==> flow/design.v <==
module Comparitor(
    Arr0,Arr1,Arr2,Arr3,Arr4,Arr5,Arr6,Arr7,Arr8,Arr9,clk,done,result,enable,reset
);
    input [15:0]Arr0;
    input [15:0]Arr1;
    input [15:0]Arr2;
    input [15:0]Arr3;
    input [15:0]Arr4;
    input [15:0]Arr5;
    input [15:0]Arr6;
    input [15:0]Arr7;
    input [15:0]Arr8;
    input [15:0]Arr9;
    input clk;
    input enable;
    input reset;
    output reg done;
    output reg [3:0]result;
    reg [15:0]max;
    reg [3:0]i;
    reg [3:0] maxIndex;
always @(posedge clk) begin
    if(reset == 1) begin
            max  <= Arr0;
            i  <= 4'b0001;
            maxIndex <= 4'b0000;
            done <= 0;
        end
    if(enable == 1) begin
        if(done == 0) begin
            if(i == 1)begin
                max <= ($signed(Arr1) > $signed(max))? Arr1 : max;
                maxIndex <= ($signed(Arr1) > $signed(max))? i : maxIndex;
            end
            else if (i == 2) begin
                max <= ($signed(Arr2) > $signed(max))? Arr2 : max;
                maxIndex <= ($signed(Arr2) > $signed(max))? i : maxIndex;
            end
            else if (i == 3) begin
                max <= ($signed(Arr3) > $signed(max))? Arr3 : max;
                maxIndex <= ($signed(Arr3) > $signed(max))? i : maxIndex;
            end
            else if (i == 4) begin
                max <= ($signed(Arr4) > $signed(max))? Arr4 : max;
                maxIndex <= ($signed(Arr4) > $signed(max))? i : maxIndex;
            end
            else if (i == 5) begin
                max <= ($signed(Arr5) > $signed(max))? Arr5 : max;
                maxIndex <= ($signed(Arr5) > $signed(max))? i : maxIndex;
            end
            else if (i == 6) begin
                max <= ($signed(Arr6) > $signed(max))? Arr6 : max;
                maxIndex <= ($signed(Arr6) > $signed(max))? i : maxIndex;
            end
            else if (i == 7) begin
                max <= ($signed(Arr7) > $signed(max))? Arr7 : max;
                maxIndex <= ($signed(Arr7) > $signed(max))? i : maxIndex;
            end
            else if (i == 8) begin
                max <= ($signed(Arr8) > $signed(max))? Arr8 : max;
                maxIndex <= ($signed(Arr8) > $signed(max))? i : maxIndex;
            end
            else if (i == 9) begin
                max <= ($signed(Arr9) > $signed(max))? Arr9 : max;
                maxIndex <= ($signed(Arr9) > $signed(max))? i : maxIndex;
            end
            i <= i + 1;
            if (i>=9) begin
                result <= maxIndex;
                done <= 1;
            end
        end 
    end
end
endmodule
# Step by step through the tools: Comparitor
# Tool output for the design above, in the order of the flow.
# Line numbers count from 1 in the design file above.
# Operators: Yosys type, input widths -> output width; for muxes data width and select width s.
# Not given: n/a
dict set report setup {
  top_module {Comparitor}
  clock_port {clk}
  library {sky130hd}
  corner {tt_025C_1v80}
}

# Word level
# Source: Yosys, flattened and elaborated, memories not mapped. Widths are those after wreduce. Registers that Yosys merges into a memory's read port (data or address) are not register bits. Print and check cells do not count. Equal cells are merged and count once.
dict set report word_totals {
  reg_bits 29
  latchBits 0
  n_memories 0
  rom_bits 0
  ramBits 0
  clocked_rd_ports_x_width 0
  input_bits 163
  wordCells 86
}
dict set report classes {
  addsub 1
  eq_ne 18
  bitwise 1
  div 0
  n_cmp 10
  multipliers 0
  muxes 49
  reduce_logical 2
  shifts 0
}
# cell n
set ops {}
lappend ops {{$mux 16} 21}
lappend ops {{$gt 16x16->1} 9}
lappend ops {{$mux 4} 24}
lappend ops {{$eq 4x3->1 const B} 4}
lappend ops {{$ne 12x11->1 const B} 1}
lappend ops {{$ne 11x10->1 const B} 1}
lappend ops {{$ne 10x9->1 const B} 1}
lappend ops {{$ne 9x8->1 const B} 1}
lappend ops {{$reduce_and 9->1} 1}
lappend ops {{$eq 4x2->1 const B} 2}
lappend ops {{$eq 4x4->1 const B} 2}
lappend ops {{$ne 8x7->1 const B} 1}
lappend ops {{$ne 7x6->1 const B} 1}
lappend ops {{$ne 6x5->1 const B} 1}
lappend ops {{$ne 5x4->1 const B} 1}
lappend ops {{$add 4x1->4 const B} 1}
lappend ops {{$eq 4x1->1 const B} 1}
lappend ops {{$ne 4x3->1 const B} 1}
lappend ops {{$ge 4x4->1 const B} 1}
lappend ops {{$mux 1} 4}
lappend ops {{$reduce_and 3->1} 1}
lappend ops {{$not 1->1} 1}

# Longest topological paths
# Yosys ltp: most cells in a row. Word level: on the elaborated netlist, between registers, memories and ports. Mapped: between sequential cells and ports; inverters and the memories' decode and read muxes count.
dict set report depth {
  depth_word 13
  abc_area 0
  ltp_mapped 13
  depth_no_buf 10
}

# Netlist
# Source: synth_stat.txt of the flow (Yosys; design flattened, memories mapped). It holds for the ABC_AREA given above (unset counts as 0); a run with the other value may have another netlist.
# Totals and module areas in this step are rounded.
dict set report mapped {
  seqArea_um2 821
  cells 702
  synth_area_um2 5890
  ff_cells 29
}
# cell_type n area_total_um2
set by_type {}
lappend by_type {sky130_fd_sc_hd__ha_1 148 1.85E+03}
lappend by_type {sky130_fd_sc_hd__edfxtp_1 24 720.691}
lappend by_type {sky130_fd_sc_hd__a21oi_1 62 310.298}
lappend by_type {sky130_fd_sc_hd__mux2i_1 23 230.221}
lappend by_type {sky130_fd_sc_hd__a22oi_1 28 210.202}
lappend by_type {sky130_fd_sc_hd__o21ai_0 33 165.158}
lappend by_type {sky130_fd_sc_hd__nand4_1 24 150.144}
lappend by_type {sky130_fd_sc_hd__nand2_1 38 142.637}
lappend by_type {sky130_fd_sc_hd__a222oi_1 13 130.125}
lappend by_type {sky130_fd_sc_hd__a21o_1 17 127.622}
lappend by_type {sky130_fd_sc_hd__inv_1 34 127.622}
lappend by_type {sky130_fd_sc_hd__a221oi_1 13 113.859}
lappend by_type {sky130_fd_sc_hd__nor2_1 29 108.854}
lappend by_type {sky130_fd_sc_hd__dfxtp_1 5 100.096}
lappend by_type {sky130_fd_sc_hd__nand3_1 20 100.096}
lappend by_type {sky130_fd_sc_hd__nor2b_1 16 100.096}
lappend by_type {sky130_fd_sc_hd__a211oi_1 12 90.086}
lappend by_type {sky130_fd_sc_hd__a221o_1 9 90.086}
# Not listed: further types 41, cells in them 154.

# Path before layout
# Path of least setup slack by OpenSTA after synthesis, without wires, with an ideal clock, recovery checks aside; 20% of the period is set as input and as output delay. Where synthesis merged equal registers, the netlist keeps one of their names.
dict set report synth_timing {
  path_type {input -> register}
  start {in Arr9[15]}
  end {reg maxIndex[0]}
  path_delay_ns 2.721
  setup_time_ns 0.376
  driving_pins 9
  t_arrival_ns 3.455
  n_path_buf 0
  setup_slack_ns 1.719
  in_delay_ns 1.110
  tclk_ns 5.55
  synth_period_reached_ns 3.831
}
# "path_delay_ns" = arrival - input delay + setup time.
# "driving_pins" counts driving pins, that of a launching flip-flop among them; a cell with two outputs on the path counts twice.
# "synth_period_reached_ns" is the clock period less the worst setup slack; recovery checks do not enter. This is arithmetic on one report: input and output delays are still those of the set period (20% each).
# Between the ends stands the longest chain of elaborated cells between them, by number of cells; it is not shown to be the way that was timed. Of several equally long chains one is given.
# A line is the first line of the expression or statement that the cell stems from. Yosys adds cells for indexed reads and writes and turns some case tables into memories.
# At most two assigning lines are given for a register; there are more.
# Only ways into the end's enable, where the timed path ends, are counted here.
dict set report synth_between {
  cell_sequence {sky130_fd_sc_hd__ha_1 > sky130_fd_sc_hd__nand4_2 > sky130_fd_sc_hd__or4_4 > sky130_fd_sc_hd__a21oi_2 > sky130_fd_sc_hd__or3_1 > sky130_fd_sc_hd__nor2_1 > sky130_fd_sc_hd__mux2_4 > sky130_fd_sc_hd__o41ai_2 > sky130_fd_sc_hd__a21o_1}
  elab_chain_cells 3
  cone_cells 3
}
# element line_no
set synth_lines {}
lappend synth_lines {{start: declaration} 13} ;# input [15:0]Arr9;
lappend synth_lines {{$gt 16x16->1} 65} ;# maxIndex <= ($signed(Arr9) > $signed(max))? i : maxIndex;
lappend synth_lines {{$ne 12x11->1} n/a}
lappend synth_lines {{$reduce_and 9->1} n/a}
lappend synth_lines {{end: assignment} 61} ;# maxIndex <= ($signed(Arr8) > $signed(max))? i : maxIndex;
lappend synth_lines {{end: assignment} 65}
lappend synth_lines {{end: declaration} 21} ;# reg [3:0] maxIndex;

# Timing after layout
# Path of least setup slack in the final report of run 1 (OpenROAD, finished layout, wires in). Where an end is a register, its clock arrival counts in the times.
dict set report layout_timing {
  path_type {input -> register}
  start {in Arr9[15]}
  end {reg max[14]}
  tclk_ns 4.94
  n_path_buf 1
  setup_time_ns 0.37
  setup_slack_ns 0.66
  in_delay_ns 0.99
  t_arrival_ns 4.18
  driving_pins 10
}
# Between the ends stands the longest chain of elaborated cells between them, by number of cells; it is not shown to be the way that was timed. Of several equally long chains one is given.
# At most two assigning lines are given for a register; there are more.
# Only ways into the end's enable, where the timed path ends, are counted here.
dict set report layout_between {
  cell_sequence {sky130_fd_sc_hd__clkdlybuf4s50_1 > sky130_fd_sc_hd__ha_1 > sky130_fd_sc_hd__nand4_2 > sky130_fd_sc_hd__or4_4 > sky130_fd_sc_hd__a21oi_2 > sky130_fd_sc_hd__or3_1 > sky130_fd_sc_hd__nor2_1 > sky130_fd_sc_hd__mux2_4 > sky130_fd_sc_hd__o41ai_2 > sky130_fd_sc_hd__a21o_1}
  elab_chain_cells 3
  cone_cells 3
}
# element line_no
set layout_lines {}
lappend layout_lines {{start: declaration} 13} ;# input [15:0]Arr9;
lappend layout_lines {{$gt 16x16->1} 64} ;# max <= ($signed(Arr9) > $signed(max))? Arr9 : max;
lappend layout_lines {{$ne 12x11->1} n/a}
lappend layout_lines {{$reduce_and 9->1} n/a}
lappend layout_lines {{end: assignment} 60} ;# max <= ($signed(Arr8) > $signed(max))? Arr8 : max;
lappend layout_lines {{end: assignment} 64}
lappend layout_lines {{end: declaration} 19} ;# reg [15:0]max;

Settings and measured results of 2 stored flow runs for module Comparitor (sky130hd), not sorted in any way. The constraints put input and output delay at 20% of the set period each and load the outputs with 0.01 pF.
"worst_setup_path_time_ns" means the part of the period allowed to the worst setup path (the constraints hold back 20% at inputs and 20% at outputs) less its slack; where the path has registers, the arrival times of their clocks count too.
By "fin_power_mw" is meant OpenSTA's value without simulated activity: inputs other than the clock are taken to toggle once in ten clock periods, and the tool carries that through the logic.
Measured values are rounded.

[flow] run 1: files
==> flow/run.sh <==
#!/bin/bash
# the make line also repeats the synthesis and layout settings of config.mk as NAME=value (left out here)
make -C /OpenROAD-flow-scripts/flow DESIGN_CONFIG=/design/flow/config.mk WORK_HOME=/design/flow/orfs CLKGATE_MAP_FILE= finish
==> flow/config.mk <==
export PLATFORM = sky130hd
export DESIGN_NAME = Comparitor
export DESIGN_NICKNAME = Comparitor
export VERILOG_FILES = /design/flow/design.v
export SDC_FILE = /design/flow/constraint.sdc
export NUM_CORES = 4
export LEC_CHECK = 0
export CAP_MARGIN = 20
export CORE_MARGIN = 2
export CORE_UTILIZATION = 40
export SLEW_MARGIN = 20
==> flow/constraint.sdc <==
create_clock -name core_clock -period 4.94 [get_ports {clk}]
set_input_delay 0.9880 -clock core_clock [delete_from_list [all_inputs] [get_ports {clk}]]
set_output_delay 0.9880 -clock core_clock [all_outputs]
set_load 0.01 [all_outputs]

[flow] run 1: metrics
[metrics] post_route_stdcell_area_um2 = 7910
[metrics] design_die_area_um2 = 15700
[metrics] hold_ws_ns = 0.488
[metrics] fin_power_mw = 3.91
[metrics] timing.setup.ws_ns = 0.662
[metrics] worst_setup_path_time_ns = 3.29
[metrics] path_kind = input -> register
[metrics] post_synth_area_um2 = 5890

[flow] run 2: files
==> flow/run.sh <==
#!/bin/bash
# the make line also repeats the synthesis and layout settings of config.mk as NAME=value (left out here)
make -C /OpenROAD-flow-scripts/flow DESIGN_CONFIG=/design/flow/config.mk WORK_HOME=/design/flow/orfs CLKGATE_MAP_FILE= finish
==> flow/config.mk <==
export PLATFORM = sky130hd
export DESIGN_NAME = Comparitor
export DESIGN_NICKNAME = Comparitor
export VERILOG_FILES = /design/flow/design.v
export SDC_FILE = /design/flow/constraint.sdc
export NUM_CORES = 4
export LEC_CHECK = 0
export CAP_MARGIN = 20
export CORE_ASPECT_RATIO = 1.06
export CORE_MARGIN = 2
export CORE_UTILIZATION = 63
export CTS_CLUSTER_SIZE = 92
export GPL_TIMING_DRIVEN = 1
export PLACE_DENSITY = 0.68
export SETUP_SLACK_MARGIN = 1.05
export SLEW_MARGIN = 20
==> flow/constraint.sdc <==
create_clock -name core_clock -period 4.4 [get_ports {clk}]
set_input_delay 0.8800 -clock core_clock [delete_from_list [all_inputs] [get_ports {clk}]]
set_output_delay 0.8800 -clock core_clock [all_outputs]
set_load 0.01 [all_outputs]

[flow] run 2: not finished: routing ended with error GRT-0232
